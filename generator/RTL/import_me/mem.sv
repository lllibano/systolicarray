==> flow/design.v <==
module mem
#(
	parameter bits = 8,
	parameter words = (2*2),
	parameter address = $clog2(words)  
)
(
	input logic clk,
	input logic w_enbl,
	input logic [address-1:0] w_addr,
	input logic [bits-1:0] w_data,
	input logic [address-1:0] r_addr,
	output logic [bits-1:0] r_data
);
	(* ram_style = "block" *) logic [bits-1:0] memory [words-1:0];
	always @ (posedge clk) begin
		if(w_enbl)
			memory[w_addr] <= w_data;
		r_data <= memory[r_addr];
	end
endmodule
Tool chain data of mem
Tool output for the design above, in the order of the flow.
Lines are those of the file above, counted from 1.
Operators carry their Yosys type and port widths (W data, S select, Z words).
{"block": "inputs", "top": "mem", "clock_port": "clk", "library": "sky130hd", "lib_corner": "tt_025C_1v80"}

Word-level counts
Source: Yosys, flattened and elaborated, memories not mapped. Widths are those after wreduce; folded enables and synchronous resets count as part of the registers. Registers that Yosys merges into a memory's read port (data or address) are not register bits. Print and check cells do not count. Equal cells are merged and count once.
Memory sizes are those after Yosys's memory passes, which may raise the word count (mostly to a power of two), join words into wider ones and drop unused or constant bits.
{"block": "op_classes", "muxes": 3}
{"block": "ops", "op": "$mux W8", "count": 1}
{"block": "ops", "op": "$mux W2", "count": 1}
{"block": "ops", "op": "$mux W1", "count": 1}
{"block": "word_totals", "reg_bits": 0, "clocked_rd_ports_x_width": 8, "elab_cells": 4, "n_memories": 1, "output_inout_bits": 8, "in_bits": 14, "ram_bits": 32}
{"block": "mem_list", "memory": "memory", "words": 4, "word_bits": 8, "read_ports": 1, "wr": 1, "line": 15, "rtl": "(* ram_style = \"block\" *) logic [bits-1:0] memory [words-1:0];"}

Logic depth
Depth = most cells in a row (Yosys ltp): at word level without a register or memory, in the mapped netlist without a sequential cell, where the memories' decode and read muxes count.
{"block": "depth", "ltp_word": 1, "abc_area": 0, "ltp_mapped": 2}

Mapped cells and area
Yosys stat after the flow's synthesis: flattened, memories mapped to cells. It holds for the ABC_AREA given above (unset counts as 0); a run with the other value may have another netlist.
Totals and module areas in this step are rounded.
{"block": "mapped", "yosys_area_um2": 1300, "cell_count": 54, "ff_cells": 40}
{"block": "types", "cell_type": "sky130_fd_sc_hd__edfxtp_1", "count": 32, "area_total_um2": 960.922}
{"block": "types", "cell_type": "sky130_fd_sc_hd__mux4_2", "count": 8, "area_total_um2": 180.173}
{"block": "types", "cell_type": "sky130_fd_sc_hd__dfxtp_1", "count": 8, "area_total_um2": 160.154}
{"block": "types", "cell_type": "sky130_fd_sc_hd__and3b_1", "count": 2, "area_total_um2": 17.517}
{"block": "types", "cell_type": "sky130_fd_sc_hd__buf_6", "count": 1, "area_total_um2": 11.261}
{"block": "types", "cell_type": "sky130_fd_sc_hd__nor3b_1", "count": 1, "area_total_um2": 7.507}
{"block": "types", "cell_type": "sky130_fd_sc_hd__and3_1", "count": 1, "area_total_um2": 6.256}
{"block": "types", "cell_type": "sky130_fd_sc_hd__clkbuf_2", "count": 1, "area_total_um2": 5.005}

Timing after synthesis
Source: OpenSTA report_checks on the synthesized netlist (no wires, ideal clock, input and output delay 20% of the period each), path of least setup slack; recovery checks are left aside. Register names are those of the netlist, which keeps one name where synthesis merged equal registers.
{"block": "synth_path", "kind": "in2reg", "from": "input w_addr[0]", "to": "memory memory[0][0]", "in_delay_ps": 386, "t_required_ps": 1545, "n_path_buf": 0, "delay_ps": 1064, "launch_ps": 386, "tclk_ps": 1930, "arrival_time_ps": 1065, "path_stages": 1, "slack_ps": 480, "period_less_setup_slack_ps": 1450}
"delay_ps" is the arrival time less input delay plus setup time.
"path_stages": output pins that drive a net of the path, with the launching flip-flop's if there is one; two outputs of one cell count as two.
"period_less_setup_slack_ps" is the clock period less the worst setup slack; recovery checks do not enter. This is arithmetic on one report: input and output delays are still those of the set period (20% each).
Between the ends stands the longest chain of elaborated cells between them, by number of cells; it is not shown to be the way that was timed. Of several equally long chains one is given.
A line is the first line of the expression or statement that the cell stems from. Yosys adds cells for indexed reads and writes and turns some case tables into memories.
{"block": "synth_via", "cell_sequence": "sky130_fd_sc_hd__nor3b_1", "elab_chain_len": 1, "cells_between": 1, "cone_classes": "1 x mux"}
{"block": "synth_rtl", "item": "from (decl)", "line": 10, "rtl": "input logic [address-1:0] w_addr,"}
{"block": "synth_rtl", "item": "$mux W2", "line": 17, "rtl": "if(w_enbl)"}
{"block": "synth_rtl", "item": "to (decl)", "line": 15, "rtl": "(* ram_style = \"block\" *) logic [bits-1:0] memory [words-1:0];"}

Worst path after layout
From the final timing report of run 1: the path of least setup slack in the routed layout; clock arrival at registers is part of the times.
The report prints the path's times to 10 ps; the period is as set.
{"block": "layout_path", "kind": "reg2out", "from": "register r_data[4]", "to": "output r_data[4]", "launch_ps": 350, "n_path_buf": 1, "arrival_time_ps": 1220, "slack_ps": 1140, "tclk_ps": 2950, "out_delay_ps": 590, "t_required_ps": 2360, "path_stages": 2}
{"block": "layout_via", "cell_sequence": "sky130_fd_sc_hd__dfxtp_1 > sky130_fd_sc_hd__clkdlybuf4s50_1", "elab_chain_len": 0, "cells_between": 0}
{"block": "layout_rtl", "item": "from (decl)", "line": 13, "rtl": "output logic [bits-1:0] r_data"}
{"block": "layout_rtl", "item": "to (decl)", "line": 13}

# Flow runs of mem

mem through Yosys and OpenROAD on sky130hd: 2 stored runs, unordered, with their settings and measured results. The constraints put input and output delay at 20% of the set period each and load the outputs with 0.01 pF.
"timing.achieved_period_ps": clock period set for the run, less the worst setup slack. It is reckoned from that one timing run; input and output delays stay at 20% of the period that was set.
"worst_setup_path_time_ps" is the time allowed to the run's worst setup path (the clock period less input and output delay, where it has them) less its slack. Clock arrival times count: a late capture clock shortens it, a late launch clock lengthens it.
"design_power_mw" is the tool's figure for a default switching activity; nothing was simulated.
"worst_setup_path_time_ps" is given in steps of 10 ps.
Results are given in rounded form.

Run 1
==> flow/run.sh <==
#!/bin/bash
# the make line also repeats the synthesis and layout settings of config.mk as NAME=value (left out here)
make -C /OpenROAD-flow-scripts/flow DESIGN_CONFIG=/design/flow/config.mk WORK_HOME=/design/flow/orfs CLKGATE_MAP_FILE= finish
==> flow/config.mk <==
export PLATFORM = sky130hd
export DESIGN_NAME = mem
export DESIGN_NICKNAME = mem
export VERILOG_FILES = /design/flow/design.v
export SDC_FILE = /design/flow/constraint.sdc
export NUM_CORES = 4
export LEC_CHECK = 0
export CAP_MARGIN = 20
export CORE_ASPECT_RATIO = 1.41
export CORE_MARGIN = 2
export CORE_UTILIZATION = 53
export GPL_ROUTABILITY_DRIVEN = 1
export GPL_TIMING_DRIVEN = 1
export MAX_ROUTING_LAYER = met5
export PLACE_DENSITY = 0.76
export SETUP_SLACK_MARGIN = -0.21
export SLEW_MARGIN = 0
==> flow/constraint.sdc <==
create_clock -name core_clock -period 2.95 [get_ports {clk}]
set_input_delay 0.5900 -clock core_clock [delete_from_list [all_inputs] [get_ports {clk}]]
set_output_delay 0.5900 -clock core_clock [all_outputs]
set_load 0.01 [all_outputs]

==> results of run 1, as JSON <==
{
  "synth_chip_area_um2": 1300,
  "design_power_mw": 1.0,
  "dieArea_um2": 3000,
  "post_route_util_pct": 70,
  "worst_setup_path_time_ps": 1220,
  "worst_setup_path_type": "reg2out",
  "finalCellArea_um2": 1700,
  "worstSetupSlack_ps": 1100,
  "timing.achieved_period_ps": 1810
}

Run 2
==> flow/run.sh <==
#!/bin/bash
# the make line also repeats the synthesis and layout settings of config.mk as NAME=value (left out here)
make -C /OpenROAD-flow-scripts/flow DESIGN_CONFIG=/design/flow/config.mk WORK_HOME=/design/flow/orfs CLKGATE_MAP_FILE= finish
==> flow/config.mk <==
export PLATFORM = sky130hd
export DESIGN_NAME = mem
export DESIGN_NICKNAME = mem
export VERILOG_FILES = /design/flow/design.v
export SDC_FILE = /design/flow/constraint.sdc
export NUM_CORES = 4
export LEC_CHECK = 0
export CAP_MARGIN = 20
export CELL_PAD_IN_SITES_GLOBAL_PLACEMENT = 0
export CORE_ASPECT_RATIO = 1.36
export CORE_MARGIN = 10
export CORE_UTILIZATION = 18
export CTS_CLUSTER_DIAMETER = 109
export GPL_TIMING_DRIVEN = 0
export SETUP_SLACK_MARGIN = -0.22
export SLEW_MARGIN = 40
export TNS_END_PERCENT = 25
==> flow/constraint.sdc <==
create_clock -name core_clock -period 2.8 [get_ports {clk}]
set_input_delay 0.5600 -clock core_clock [delete_from_list [all_inputs] [get_ports {clk}]]
set_output_delay 0.5600 -clock core_clock [all_outputs]
set_load 0.01 [all_outputs]

==> results of run 2, as JSON <==
{
  "synth_chip_area_um2": 1300,
  "design_power_mw": 1.3,
  "dieArea_um2": 11000,
  "post_route_util_pct": 25,
  "worst_setup_path_time_ps": 1190,
  "worst_setup_path_type": "in2reg",
  "finalCellArea_um2": 1800,
  "worstSetupSlack_ps": 1100,
  "timing.achieved_period_ps": 1745
}
